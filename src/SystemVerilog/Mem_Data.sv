==> flow/design.v <==
module Mem_Data(
    input logic clk,
    input logic dv,
    input logic[3:0] data_t,
    input logic[15:0] com,
    output logic giveD,
    output logic giveC,
    output logic write_data,
    output logic [3:0]ADR_1
    );
    int i = 0;
    logic reset = 1'b1;
    logic [15:0]CMD; 
    parameter READ = 1;
    parameter DECODE = 2;
    parameter OPERATOR = 3;
    parameter EXEC = 4;
    parameter WRITE = 5;
    reg [3:0]State = READ;
    logic[3:0] adr1;
    logic[3:0] adr2;
    logic[3:0] result;
    logic oper; 
    logic[3:0] operand1;
    logic[3:0] operand2;
    logic flag;
    always_ff @(posedge clk) 
    begin
        if (reset == 1'b1)
        begin
            case (State)
            READ:
            begin
                giveC <= 1'b1;
                ADR_1 <= i;
                if (dv==1'b1)
                begin
                    CMD <= com;
                    giveC <=1'b0;
                    State <= DECODE;
                end
            end
            DECODE:
            begin
                adr1 <= CMD[4:1];
                adr2 <= CMD[8:5];
                result <= CMD[12:9];
                oper <= CMD[1:0];
                State <= OPERATOR;
            end
            OPERATOR:
            begin
                giveD <= 1'b1;
                ADR_1 <= adr1;
                if (giveD == 1'b1) giveD <= 1'b0;
                if (dv == 1'b1)
                begin
                giveD <= 1'b0;
                operand1 <= data_t;
                flag <= 1'b1;
                end
                if((flag == 1'b1)&&(dv==1'b0))
                begin
                    giveD <= 1'b1;
                    ADR_1 <= adr2;
                end
                if(giveD==1'b1) giveD <= 1'b0;
                if (dv == 1'b1)
                begin
                operand2 <= data_t;
                if (operand2 == data_t) State <= EXEC;
                end
            end
            EXEC:
            begin
                State <= WRITE;
                i <= i + 1;
                case(oper)
                1'b0:
                begin
                    operand1 <= operand1 + operand2;
                end
                1'b1:
                begin
                    operand1 <= operand1 - operand2;
                end
                default:
                begin
                    State<=READ;
                end
                endcase
            end
            WRITE:
            begin
                write_data <= 1'b1;
                ADR_1 <= operand1;
                if (write_data == 1'b1)
                begin
                write_data <= 1'b0;
                State <= READ;
                end
            end
            default:
            begin
                State <= READ;
            end
            endcase
        end
        if (i == 2)
        begin 
            reset <= 1'b0;
        end
    end
endmodule
* Reports on Mem_Data
The steps from the RTL of Mem_Data to its reports follow in flow order.
Line numbers count from 1 in the design file above.
Operators: Yosys type, input widths -> output width; for muxes data width and select width s.
Library cell names are shortened.
The mark n/a stands for no value.
- Top :: Mem_Data
- Clock input :: clk
- Library :: sky130hd
- Corner :: tt_025C_1v80

* Word-level counts
Yosys after proc, flatten, opt, wreduce and memory -nomap, before mapping. Memory bits, and registers merged into a memory's read port (data or address), are not among the register bits. Print and check cells are not counted. Equal cells are merged and count once.
- Bits in registers :: 70
- Bits of input ports :: 22
- Output and inout bits :: 7
- Word-level cells :: 53
- $add $sub $neg :: 3
- Eq/ne operators :: 11
- Mux-type cells :: 13
- Bitwise logic cells :: 1
- Reductions and logical operators :: 12
** Operator list (number)
- $add 32x2->32 const B :: 1
- $eq 32x3->1 const B :: 1
- $mux 4 :: 6
- $pmux 4 s5 :: 1
- $pmux 4 s2 :: 2
- $reduce_and 2->1 :: 6
- $pmux 4 s3 :: 1
- $reduce_and 3->1 :: 3
- $ne 2x2->1 const B :: 4
- $eq 4x2->1 const B :: 2
- $eq 4x3->1 const B :: 2
- $reduce_and 5->1 :: 1
- $eq 4x1->1 const B :: 1
- $add 4x4->4 :: 1
- $sub 4x4->4 :: 1
- $eq 4x4->1 :: 1
- $reduce_bool 3->1 :: 1
- $mux 1 :: 3
- $reduce_bool 2->1 :: 1
- $not 1->1 :: 1

* Longest topological paths
Depth = most cells in a row (Yosys ltp): at word level without a register or memory, in the mapped netlist without a sequential cell, where the memories' decode and read muxes count.
- Depth after elaboration :: 4
- ABC_AREA :: 0
- Mapped depth :: 9
- Depth with buffers taken out :: 9

* Netlist
The flow's flattened synthesis, as Yosys stat reports it; memories are mapped. The netlist is that of the ABC_AREA named above (0 if unset); the other value can give another one.
- Cell count :: 268
- Synthesis area :: 3415.8 um2
- Area of sequential cells :: 2072.0 um2
- Mapped flip-flops :: 69
- Buffer cells :: 7
** Cell types
- edfxtp_1 :: number 69, area in all 2.07E+03 um2
- xnor2_1 :: number 23, area in all 201.443 um2
- xor2_1 :: number 15, area in all 131.376 um2
- nand3_1 :: number 16, area in all 80.077 um2
- ha_1 :: number 6, area in all 75.072 um2
- nand2_1 :: number 19, area in all 71.318 um2
- nor4_1 :: number 10, area in all 62.56 um2
- and3_1 :: number 9, area in all 56.304 um2
- mux2_2 :: number 5, area in all 56.304 um2
- nand4_1 :: number 8, area in all 50.048 um2
- inv_1 :: number 13, area in all 48.797 um2
- o22ai_1 :: number 7, area in all 43.792 um2
- nor2_1 :: number 11, area in all 41.29 um2
- and4_1 :: number 4, area in all 35.034 um2
- nor3_1 :: number 6, area in all 30.029 um2
- o22a_1 :: number 3, area in all 26.275 um2
- a21oi_1 :: number 5, area in all 25.024 um2
- o21ai_0 :: number 5, area in all 25.024 um2
Not listed: further types 26, cells in them 34.

* Path before layout
Path of least setup slack by OpenSTA after synthesis, without wires, with an ideal clock, recovery checks aside; 20% of the period is set as input and as output delay. Where synthesis merged equal registers, the netlist keeps one of their names.
- Path type :: input -> register
- Start :: input port dv
- End :: register CMD[0]
- Clock period :: 3530 ps
- Input delay :: 706 ps
- Setup time :: 387 ps
- Time at the first pin :: 706 ps
- Data arrival time :: 1752 ps
- Required time :: 3143 ps
- Setup slack :: 1392 ps
- Path delay :: 1433 ps
- Stages :: 3
- Path buffers :: 1
- Synthesis period reached :: 2138 ps
"path delay" = arrival - input delay + setup time.
"stages" counts driving pins, that of a launching flip-flop among them; a cell with two outputs on the path counts twice.
"synthesis period reached" is the clock period less the worst setup slack; recovery checks do not enter. This is arithmetic on one report: input and output delays are still those of the set period (20% each).
Between the ends stands the longest chain of elaborated cells between them, by number of cells; it is not shown to be the way that was timed. Of several equally long chains one is given.
Each line given opens the expression or statement behind the cell; cells for indexed reads and writes are added by Yosys, which also makes memories of some case tables.
- Path through :: clkbuf_1 > inv_1 > nor3_1
- Length of the longest elaborated chain :: 1
** RTL lines, path after synthesis
- start: declaration :: RTL line 3 : input logic dv,
- $reduce_and 3->1
- end: assignment :: RTL line 38 : CMD <= com;

* Path in the finished layout
From the final timing report of entry A: the path of least setup slack in the routed layout; clock arrival at registers is part of the times.
The path's times are printed in steps of 10 ps; the period is the one set.
- Path type :: register -> register
- Start :: register operand2[0]
- End :: register operand1[3]
- Clock period :: 2490 ps
- Setup time :: 130 ps
- Time at the first pin :: 320 ps
- Data arrival time :: 2450 ps
- Required time :: 2680 ps
- Setup slack :: 230 ps
- Stages :: 10
- Path buffers :: 0
Between the ends stands the longest chain of elaborated cells between them, by number of cells; it is not shown to be the way that was timed. Of several equally long chains one is given.
At most two assigning lines are given for a register; there are more.
- Path through :: edfxtp_1 > inv_1 > ha_1 > mux2_2 > inv_1 > ha_1 > nor2b_1 > o21a_1 > a2111oi_2 > nand3b_1
- Length of the longest elaborated chain :: 3
** RTL lines, path after layout
- start: declaration :: RTL line 25 : logic[3:0] operand2;
- start: assignment :: RTL line 70 : operand2 <= data_t;
- $sub 4x4->4 :: RTL line 85 : operand1 <= operand1 - operand2;
- $pmux 4 s2 :: RTL line 78 : case(oper)
- $pmux 4 s2 :: RTL line 31 : case (State)
- end: assignment :: RTL line 59 : operand1 <= data_t;
- end: assignment :: RTL line 81 : operand1 <= operand1 + operand2;
- end: declaration :: RTL line 24 : logic[3:0] operand1;

Data sheet: physical implementation of Mem_Data

Stored flow runs of Mem_Data (2 of them; Yosys, OpenROAD, sky130hd). They differ in their settings and are not a sequence. Constraints: input delay and output delay 20% of the set period each, output load 0.01 pF.
"critical path time" is the time allowed to the run's worst setup path (the clock period less input and output delay, where it has them) less its slack. Clock arrival times count: a late capture clock shortens it, a late launch clock lengthens it.
"critical path time" is given in steps of 10 ps.

** Entry A
- Settings :: period_ns=2.49; CORE_UTILIZATION=18; CAP_MARGIN=20; CORE_MARGIN=2; SLEW_MARGIN=20
- Cell area after synthesis :: 3415.8 um2
- Die outline area :: 20094.5 um2
- Final design utilization :: 22.6%
- Setup slack of the critical path :: 227 ps
- Summed negative setup slack :: 0 ps
- Final worst hold slack :: 418 ps
- Critical path time :: 2260 ps
- Critical path type :: register -> register

** Entry B
- Settings :: period_ns=1.72; CORE_UTILIZATION=65; PLACE_DENSITY_LB_ADDON=0.15; HOLD_SLACK_MARGIN=0.26; CORE_ASPECT_RATIO=0.66; TNS_END_PERCENT=45; GPL_ROUTABILITY_DRIVEN=0; CTS_CLUSTER_SIZE=34; CTS_CLUSTER_DIAMETER=106; CAP_MARGIN=30; SLEW_MARGIN=35; CORE_MARGIN=2
- Cell area after synthesis :: 3415.8 um2
- Die outline area :: 5863.2 um2
- Final design utilization :: 84.9%
- Setup slack of the critical path :: -433 ps
- Summed negative setup slack :: -1707 ps
- Final worst hold slack :: 421 ps
- Critical path time :: 2150 ps
- Critical path type :: register -> register
