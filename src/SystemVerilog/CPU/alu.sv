==> flow/design.v <==
module alu(
    input logic clk,
    input logic in_alu,
    input logic[15:0] operand1,
    input logic[15:0] operand2,
    input logic operation,
    output logic[15:0] result,
    output logic out_alu
);
always_ff @(posedge clk)
begin
if(in_alu==1'b1)
begin
    case(operation)
        1'b0:
        begin
            result <= operand2+operand1;
            out_alu <= 1'b1;
        end
        1'b1:
        begin
            result <= operand2-operand1;
            out_alu <= 1'b1;
        end
    endcase
    if (out_alu==1'b1)
    begin
        out_alu<=1'b0;
    end
end
end
endmodule
## Reports on alu

What the tools print for alu, step after step.
Lines are those of the file above, counted from 1.
Not given: n/a

- Top module: alu
- Clock: clk
- Cell library: sky130hd
- Timing corner: tt_025C_1v80

## Word-level counts

Counts by Yosys on the flattened word-level netlist (proc, flatten, opt, wreduce; memories kept). Register bits leave out memories and registers merged into their read ports (data or address). Print and check cells are left out. Cells with the same type and inputs are merged into one.

- Multiplexer cells: 1
- Bitwise logic cells: 1
- Add/sub/neg operators: 2

Operators with widths:

| kind | count |
|---|---|
| 16-bit parallel mux with 2-bit select | 1 |
| 16-bit adder | 1 |
| 16-bit subtractor | 1 |
| 1-bit NOT | 1 |

- Flip-flop bits (word level): 17

## Logic depth

Depth = most cells in a row (Yosys ltp): at word level without a register or memory, in the mapped netlist without a sequential cell, where the memories' decode and read muxes count.

- Depth after elaboration: 2
- ABC_AREA: 0
- Mapped depth: 14
- Gate-level depth less buffers: 14

## Netlist

Yosys stat after the flow's synthesis: flattened, memories mapped to cells. It holds for the ABC_AREA given above (unset counts as 0); a run with the other value may have another netlist.

Cells by type:

| cell type | count |
|---|---|
| sky130_fd_sc_hd__edfxtp_1 | 17 |
| sky130_fd_sc_hd__xnor2_1 | 23 |
| sky130_fd_sc_hd__ha_1 | 16 |
| sky130_fd_sc_hd__a21oi_1 | 17 |
| sky130_fd_sc_hd__nor2_1 | 14 |
| sky130_fd_sc_hd__xor2_1 | 6 |
| sky130_fd_sc_hd__inv_1 | 10 |
| sky130_fd_sc_hd__nand2b_1 | 5 |
| sky130_fd_sc_hd__o21ai_0 | 6 |
| sky130_fd_sc_hd__a31oi_1 | 4 |
| sky130_fd_sc_hd__nand2_1 | 6 |
| sky130_fd_sc_hd__fa_1 | 1 |
| sky130_fd_sc_hd__o41ai_2 | 1 |
| sky130_fd_sc_hd__a2111oi_2 | 1 |
| sky130_fd_sc_hd__a21o_1 | 2 |
| sky130_fd_sc_hd__a221oi_2 | 1 |
| sky130_fd_sc_hd__nor3_1 | 3 |
| sky130_fd_sc_hd__o211ai_1 | 2 |

Other cell types: 18; their cells: 19.

- Flip-flops: 17
- Sequential part of the area: 510.5 um^2
- Buffers: 1
- Standard cells after synthesis: 154
- Mapped area: 1503.9 um^2

## Timing after synthesis

Path of least setup slack by OpenSTA after synthesis, without wires, with an ideal clock, recovery checks aside; 20% of the period is set as input and as output delay. Where synthesis merged equal registers, the netlist keeps one of their names.

- Kind: input to register
- Start point: input operand1[0]
- End point: register result[12]
- Arrival: 3.215 ns
- External input delay: 0.944 ns
- Delay of the path: 2.530 ns
- Stages on the path: 13
- Slack: 1.246 ns
- Time at the first pin: 0.944 ns
- Path buffers: 0
- Clock period: 4.72 ns
- Period reached after synthesis: 3.474 ns

"delay of the path" = arrival - input delay + setup time.
"stages on the path": output pins that drive a net of the path, with the launching flip-flop's if there is one; two outputs of one cell count as two.
"period reached after synthesis" = period - worst setup slack (recovery checks aside). The figure is calculated, with input and output delays left at 20% of the set period.
Between the ends stands the longest chain of elaborated cells between them, by number of cells; it is not shown to be the way that was timed. Of several equally long chains one is given.
Each line given opens the expression or statement behind the cell; cells for indexed reads and writes are added by Yosys, which also makes memories of some case tables.

- Cells stage by stage: sky130_fd_sc_hd__inv_1 > sky130_fd_sc_hd__ha_1 > sky130_fd_sc_hd__nand2b_1 > sky130_fd_sc_hd__or4_1 > sky130_fd_sc_hd__nor3_1 > sky130_fd_sc_hd__nor2_1 > sky130_fd_sc_hd__xnor2_1 > sky130_fd_sc_hd__ha_1 > sky130_fd_sc_hd__nand2_1 > sky130_fd_sc_hd__o22a_2 > sky130_fd_sc_hd__or3_1 > sky130_fd_sc_hd__a31oi_1 > sky130_fd_sc_hd__xnor2_1
- Cells in the longest elaborated chain: 2
- Elaborated cells between the ends (all ways): 3
- Source lines of those cells: 3
- Classes of those cells: add/sub: 2; mux: 1

Ends and longest elaborated chain, post-synthesis:

| what | line | RTL |
|---|---|---|
| from (decl) | 4 | `input logic[15:0] operand1,` |
| 16-bit subtractor | 22 | `result <= operand2-operand1;` |
| 16-bit parallel mux with 2-bit select | 14 | `case(operation)` |
| to (assign) | 17 | `result <= operand2+operand1;` |
| to (assign) | 22 |  |
| to (decl) | 7 | `output logic[15:0] result,` |

## Worst path after layout

Path of least setup slack in the final report of job 1 (OpenROAD, finished layout, wires in). Where an end is a register, its clock arrival counts in the times.

- Kind: input to register
- Start point: input operand1[0]
- End point: register result[13]
- Slack: -0.09 ns
- Time at the first pin: 0.59 ns
- External input delay: 0.59 ns
- Path buffers: 1
- Arrival: 3.01 ns
- Stages on the path: 15
- Clock period: 2.93 ns

Between the ends stands the longest chain of elaborated cells between them, by number of cells; it is not shown to be the way that was timed. Of several equally long chains one is given.

- Cells stage by stage: sky130_fd_sc_hd__buf_12 > sky130_fd_sc_hd__inv_12 > sky130_fd_sc_hd__ha_4 > sky130_fd_sc_hd__nand2b_4 > sky130_fd_sc_hd__or4_4 > sky130_fd_sc_hd__nor3_4 > sky130_fd_sc_hd__nor2_1 > sky130_fd_sc_hd__xnor2_1 > sky130_fd_sc_hd__ha_1 > sky130_fd_sc_hd__a21oi_2 > sky130_fd_sc_hd__nor2_1 > sky130_fd_sc_hd__a21oi_1 > sky130_fd_sc_hd__o31ai_2 > sky130_fd_sc_hd__o41ai_2 > sky130_fd_sc_hd__xnor2_1
- Cells in the longest elaborated chain: 2
- Elaborated cells between the ends (all ways): 3
- Source lines of those cells: 3
- Classes of those cells: add/sub: 2; mux: 1

Ends and longest elaborated chain, after layout:

| what | line | RTL |
|---|---|---|
| from (decl) | 4 | `input logic[15:0] operand1,` |
| 16-bit subtractor | 22 | `result <= operand2-operand1;` |
| 16-bit parallel mux with 2-bit select | 14 | `case(operation)` |
| to (assign) | 17 | `result <= operand2+operand1;` |
| to (assign) | 22 |  |
| to (decl) | 7 | `output logic[15:0] result,` |

Subject: flow runs of alu

Hi,

Below are 2 stored runs of the flow (Yosys, OpenROAD; platform sky130hd) on alu, each with its settings and what was measured, unordered. Constraints: input delay and output delay 20% of the set period each, output load 0.01 pF.
By "total power of the final layout" is meant OpenSTA's value without simulated activity: inputs other than the clock are taken to toggle once in ten clock periods, and the tool carries that through the logic.

### Job 1

==> flow/run.sh <==
#!/bin/bash
# the make line also repeats the synthesis and layout settings of config.mk as NAME=value (left out here)
make -C /OpenROAD-flow-scripts/flow DESIGN_CONFIG=/design/flow/config.mk WORK_HOME=/design/flow/orfs CLKGATE_MAP_FILE= finish
==> flow/config.mk <==
export PLATFORM = sky130hd
export DESIGN_NAME = alu
export DESIGN_NICKNAME = alu
export VERILOG_FILES = /design/flow/design.v
export SDC_FILE = /design/flow/constraint.sdc
export NUM_CORES = 4
export LEC_CHECK = 0
export CAP_MARGIN = 20
export CELL_PAD_IN_SITES_DETAIL_PLACEMENT = 1
export CORE_MARGIN = 2
export CORE_UTILIZATION = 31
export CTS_CLUSTER_DIAMETER = 380
export GPL_ROUTABILITY_DRIVEN = 0
export GPL_TIMING_DRIVEN = 1
export MIN_ROUTING_LAYER = met1
export PLACE_DENSITY_LB_ADDON = 0.08
export SETUP_SLACK_MARGIN = 0.4
export SLEW_MARGIN = 20
==> flow/constraint.sdc <==
create_clock -name core_clock -period 2.93 [get_ports {clk}]
set_input_delay 0.5860 -clock core_clock [delete_from_list [all_inputs] [get_ports {clk}]]
set_output_delay 0.5860 -clock core_clock [all_outputs]
set_load 0.01 [all_outputs]

Results of job 1:
- Yosys chip area after synthesis: 1503.9 um^2
- Die footprint: 5424.3 um^2
- Final utilization: 58.9 %
- Setup slack of the critical path: -0.094 ns
- Post-route setup TNS: -0.224 ns
- Lowest hold slack: 0.548 ns
- Total power of the final layout: 1172 uW

### Job 2

==> flow/run.sh <==
#!/bin/bash
# the make line also repeats the synthesis and layout settings of config.mk as NAME=value (left out here)
make -C /OpenROAD-flow-scripts/flow DESIGN_CONFIG=/design/flow/config.mk WORK_HOME=/design/flow/orfs CLKGATE_MAP_FILE= finish
==> flow/config.mk <==
export PLATFORM = sky130hd
export DESIGN_NAME = alu
export DESIGN_NICKNAME = alu
export VERILOG_FILES = /design/flow/design.v
export SDC_FILE = /design/flow/constraint.sdc
export NUM_CORES = 4
export LEC_CHECK = 0
export CAP_MARGIN = 20
export CORE_MARGIN = 2
export CORE_UTILIZATION = 39
export SLEW_MARGIN = 20
==> flow/constraint.sdc <==
create_clock -name core_clock -period 3.46 [get_ports {clk}]
set_input_delay 0.6920 -clock core_clock [delete_from_list [all_inputs] [get_ports {clk}]]
set_output_delay 0.6920 -clock core_clock [all_outputs]
set_load 0.01 [all_outputs]

Results of job 2:
- Yosys chip area after synthesis: 1503.9 um^2
- Die footprint: 4369.2 um^2
- Final utilization: 65.1 %
- Setup slack of the critical path: 0.117 ns
- Post-route setup TNS: 0.000 ns
- Lowest hold slack: 0.561 ns
- Total power of the final layout: 880 uW

Regards
