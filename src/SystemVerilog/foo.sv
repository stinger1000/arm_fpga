==> flow/design.v <==
module top(
    input logic clk,
    input logic mosi,
    input logic ss,
    output logic dv0=1'b0,
    output logic [7:0]d0 = 8'b00000000 
    );
    int i = 0;
    always_ff @(posedge clk) 
    begin
        if (ss==1'b0) 
        begin
            i<=i+1;
            d0 <= {d0[6:0],mosi};
            if (i == 7)
            begin
                dv0 <= 1'b1;
            end
            else dv0 <= 1'b0;
            if (i==7)
            i<=0;
        end
    end
endmodule
Step by step through the tools: top
What the tools print for top, step after step.
Line numbers count from 1 in the design file above.
{"block": "design", "top": "top", "clock_port": "clk", "library": "sky130hd", "lib_corner": "tt_025C_1v80"}

Word-level counts
Source: Yosys, flattened and elaborated, memories not mapped. Widths are those after wreduce; folded enables and synchronous resets count as part of the registers. Registers that Yosys merges into a memory's read port (data or address) are not register bits. Print and check cells do not count. Equal cells are merged and count once.
{"block": "word_totals", "out_inout_bits": 9, "register_bits": 41}
{"block": "classes", "n_mux": 1, "equal": 1, "addsub": 1}
{"block": "op_table", "cell": "adder 32 x 2 -> 32 bit with constant B", "n": 1}
{"block": "op_table", "cell": "equality test 32 x 4 -> 1 bit with constant B", "n": 1}
{"block": "op_table", "cell": "two-way mux 1 bit", "n": 1}

Longest topological paths
Depth = most cells in a row (Yosys ltp): at word level without a register or memory, in the mapped netlist without a sequential cell, where the memories' decode and read muxes count.
{"block": "depth", "ltp_word": 2, "ABC_AREA": 0, "depth_mapped": 5, "mapped_depth_nobuf": 5}

Synthesis result
Yosys stat after the flow's synthesis: flattened, memories mapped to cells. It holds for the ABC_AREA given above (unset counts as 0); a run with the other value may have another netlist.
Totals and module areas in this step are rounded.
{"block": "types", "cell_type": "sky130_fd_sc_hd__edfxtp_1", "n": 41}
{"block": "types", "cell_type": "sky130_fd_sc_hd__xnor2_1", "n": 24}
{"block": "types", "cell_type": "sky130_fd_sc_hd__nand3_1", "n": 16}
{"block": "types", "cell_type": "sky130_fd_sc_hd__nand4_1", "n": 12}
{"block": "types", "cell_type": "sky130_fd_sc_hd__xor2_1", "n": 6}
{"block": "types", "cell_type": "sky130_fd_sc_hd__nor4_1", "n": 8}
{"block": "types", "cell_type": "sky130_fd_sc_hd__nand2_1", "n": 12}
{"block": "types", "cell_type": "sky130_fd_sc_hd__nor2_1", "n": 10}
{"block": "types", "cell_type": "sky130_fd_sc_hd__nor3_1", "n": 5}
{"block": "types", "cell_type": "sky130_fd_sc_hd__inv_1", "n": 5}
{"block": "types", "cell_type": "sky130_fd_sc_hd__nor3_4", "n": 1}
{"block": "types", "cell_type": "sky130_fd_sc_hd__and2_1", "n": 2}
{"block": "types", "cell_type": "sky130_fd_sc_hd__ha_1", "n": 1}
{"block": "types", "cell_type": "sky130_fd_sc_hd__nor4_2", "n": 1}
{"block": "types", "cell_type": "sky130_fd_sc_hd__or4_4", "n": 1}
{"block": "types", "cell_type": "sky130_fd_sc_hd__nor3_2", "n": 1}
{"block": "types", "cell_type": "sky130_fd_sc_hd__and4_1", "n": 1}
{"block": "types", "cell_type": "sky130_fd_sc_hd__or4_1", "n": 1}
Not listed: further types 2, cells in them 2.
{"block": "synth_totals", "buf_cells": 0, "stdcells": 150, "ff_cells": 41, "yosys_area_um2": 1929}

Path before layout
Path of least setup slack by OpenSTA after synthesis, without wires, with an ideal clock, recovery checks aside; 20% of the period is set as input and as output delay. Where synthesis merged equal registers, the netlist keeps one of their names.
{"block": "synth_path", "path_type": "flip-flop to flip-flop", "start": "register i[20]", "end": "register i[3]", "path_delay_ns": 1.874, "path_slack_ns": 0.576, "setup_ns": 0.259, "required_time_ns": 2.191, "stages": 5, "period_ns": 2.45, "t_arrival_ns": 1.615, "synth_period_reached_ns": 1.874}
"path_delay_ns" is the arrival time less input delay plus setup time.
"stages" counts driving pins, that of a launching flip-flop among them; a cell with two outputs on the path counts twice.
"synth_period_reached_ns" is the clock period less the worst setup slack; recovery checks do not enter. This is arithmetic on one report: input and output delays are still those of the set period (20% each).
The rows between start and end are the longest chain of elaborated cells between them; the timing report does not say that the signal goes this way. Where chains are equally long, one stands for them.
Each line given opens the expression or statement behind the cell; cells for indexed reads and writes are added by Yosys, which also makes memories of some case tables.
{"block": "synth_via", "cell_sequence": "sky130_fd_sc_hd__edfxtp_1 sky130_fd_sc_hd__or4_1 sky130_fd_sc_hd__or4_4 sky130_fd_sc_hd__nor3_4 sky130_fd_sc_hd__nor2_1", "elab_chain_len": 1, "cells_between": 1}
{"block": "synth_rtl", "item": "start, declared", "line": 8, "text": "int i = 0;"}
{"block": "synth_rtl", "item": "start, assigned", "line": 13, "text": "i<=i+1;"}
{"block": "synth_rtl", "item": "start, assigned", "line": 21, "text": "i<=0;"}
{"block": "synth_rtl", "item": "equality test 32 x 4 -> 1 bit", "line": 20, "text": "if (i==7)"}
{"block": "synth_rtl", "item": "end, assigned", "line": 13}
{"block": "synth_rtl", "item": "end, assigned", "line": 21}
{"block": "synth_rtl", "item": "end, declared", "line": 8}

Worst path after layout
From the final timing report of job 1: the path of least setup slack in the routed layout; clock arrival at registers is part of the times.
{"block": "layout_path", "path_type": "flip-flop to flip-flop", "start": "register i[20]", "end": "register i[3]", "t_arrival_ns": 2.08, "setup_ns": 0.23, "period_ns": 2.08, "stages": 5, "required_time_ns": 2.20, "path_slack_ns": 0.12}
The rows between start and end are the longest chain of elaborated cells between them; the timing report does not say that the signal goes this way. Where chains are equally long, one stands for them.
{"block": "layout_via", "cell_sequence": "sky130_fd_sc_hd__edfxtp_1 sky130_fd_sc_hd__or4_1 sky130_fd_sc_hd__or4_4 sky130_fd_sc_hd__nor3_4 sky130_fd_sc_hd__nor2_1", "elab_chain_len": 1, "cells_between": 1}
{"block": "layout_rtl", "item": "start, declared", "line": 8, "text": "int i = 0;"}
{"block": "layout_rtl", "item": "start, assigned", "line": 13, "text": "i<=i+1;"}
{"block": "layout_rtl", "item": "start, assigned", "line": 21, "text": "i<=0;"}
{"block": "layout_rtl", "item": "equality test 32 x 4 -> 1 bit", "line": 20, "text": "if (i==7)"}
{"block": "layout_rtl", "item": "end, assigned", "line": 13}
{"block": "layout_rtl", "item": "end, assigned", "line": 21}
{"block": "layout_rtl", "item": "end, declared", "line": 8}

Hand-over note for top

Measured results for top: 2 stored runs of the Yosys and OpenROAD flow on sky130hd. The settings differ; the order carries no meaning. The constraints put input and output delay at 20% of the set period each and load the outputs with 0.01 pF.
"worstPathTime_ns" means the part of the period allowed to the worst setup path (the constraints hold back 20% at inputs and 20% at outputs) less its slack; where the path has registers, the arrival times of their clocks count too.
"power_total_mw" rests on the timing tool's default activity at the inputs, not on a simulated workload.
Results are given in rounded form.

Job 1
==> flow/run.sh <==
#!/bin/bash
# the make line also repeats the synthesis and layout settings of config.mk as NAME=value (left out here)
make -C /OpenROAD-flow-scripts/flow DESIGN_CONFIG=/design/flow/config.mk WORK_HOME=/design/flow/orfs CLKGATE_MAP_FILE= finish
==> flow/config.mk <==
export PLATFORM = sky130hd
export DESIGN_NAME = top
export DESIGN_NICKNAME = top
export VERILOG_FILES = /design/flow/design.v
export SDC_FILE = /design/flow/constraint.sdc
export NUM_CORES = 4
export LEC_CHECK = 0
export CAP_MARGIN = 20
export CORE_MARGIN = 2
export CORE_UTILIZATION = 60
export SLEW_MARGIN = 20
==> flow/constraint.sdc <==
create_clock -name core_clock -period 2.08 [get_ports {clk}]
set_input_delay 0.4160 -clock core_clock [delete_from_list [all_inputs] [get_ports {clk}]]
set_output_delay 0.4160 -clock core_clock [all_outputs]
set_load 0.01 [all_outputs]

==> results of job 1, as JSON <==
{
  "yosys_chip_area_um2": 1929,
  "die_footprint_um2": 3685,
  "worst_setup_slack_ns": 0.120,
  "power_total_mw": 1.653,
  "final_stdcell_area_um2": 2251,
  "worstPathTime_ns": 1.96,
  "path_kind": "flip-flop to flip-flop",
  "tns_ns": 0.000
}

Job 2
==> flow/run.sh <==
#!/bin/bash
# the make line also repeats the synthesis and layout settings of config.mk as NAME=value (left out here)
make -C /OpenROAD-flow-scripts/flow DESIGN_CONFIG=/design/flow/config.mk WORK_HOME=/design/flow/orfs CLKGATE_MAP_FILE= finish
==> flow/config.mk <==
export PLATFORM = sky130hd
export DESIGN_NAME = top
export DESIGN_NICKNAME = top
export VERILOG_FILES = /design/flow/design.v
export SDC_FILE = /design/flow/constraint.sdc
export NUM_CORES = 4
export LEC_CHECK = 0
export CAP_MARGIN = 0
export CELL_PAD_IN_SITES_DETAIL_PLACEMENT = 0
export CORE_MARGIN = 2
export CORE_UTILIZATION = 31
export CTS_CLUSTER_DIAMETER = 383
export GPL_ROUTABILITY_DRIVEN = 1
export MAX_ROUTING_LAYER = met5
export MIN_ROUTING_LAYER = met2
export PLACE_DENSITY_LB_ADDON = 0.27
export SLEW_MARGIN = 40
==> flow/constraint.sdc <==
create_clock -name core_clock -period 1.55 [get_ports {clk}]
set_input_delay 0.3100 -clock core_clock [delete_from_list [all_inputs] [get_ports {clk}]]
set_output_delay 0.3100 -clock core_clock [all_outputs]
set_load 0.01 [all_outputs]

==> results of job 2, as JSON <==
{
  "final_stdcell_area_um2": 2836,
  "yosys_chip_area_um2": 1929,
  "die_footprint_um2": 6871,
  "worst_setup_slack_ns": -0.304,
  "tns_ns": -2.577,
  "power_total_mw": 2.431,
  "worstPathTime_ns": 1.85,
  "path_kind": "flip-flop to flip-flop"
}

End of note.
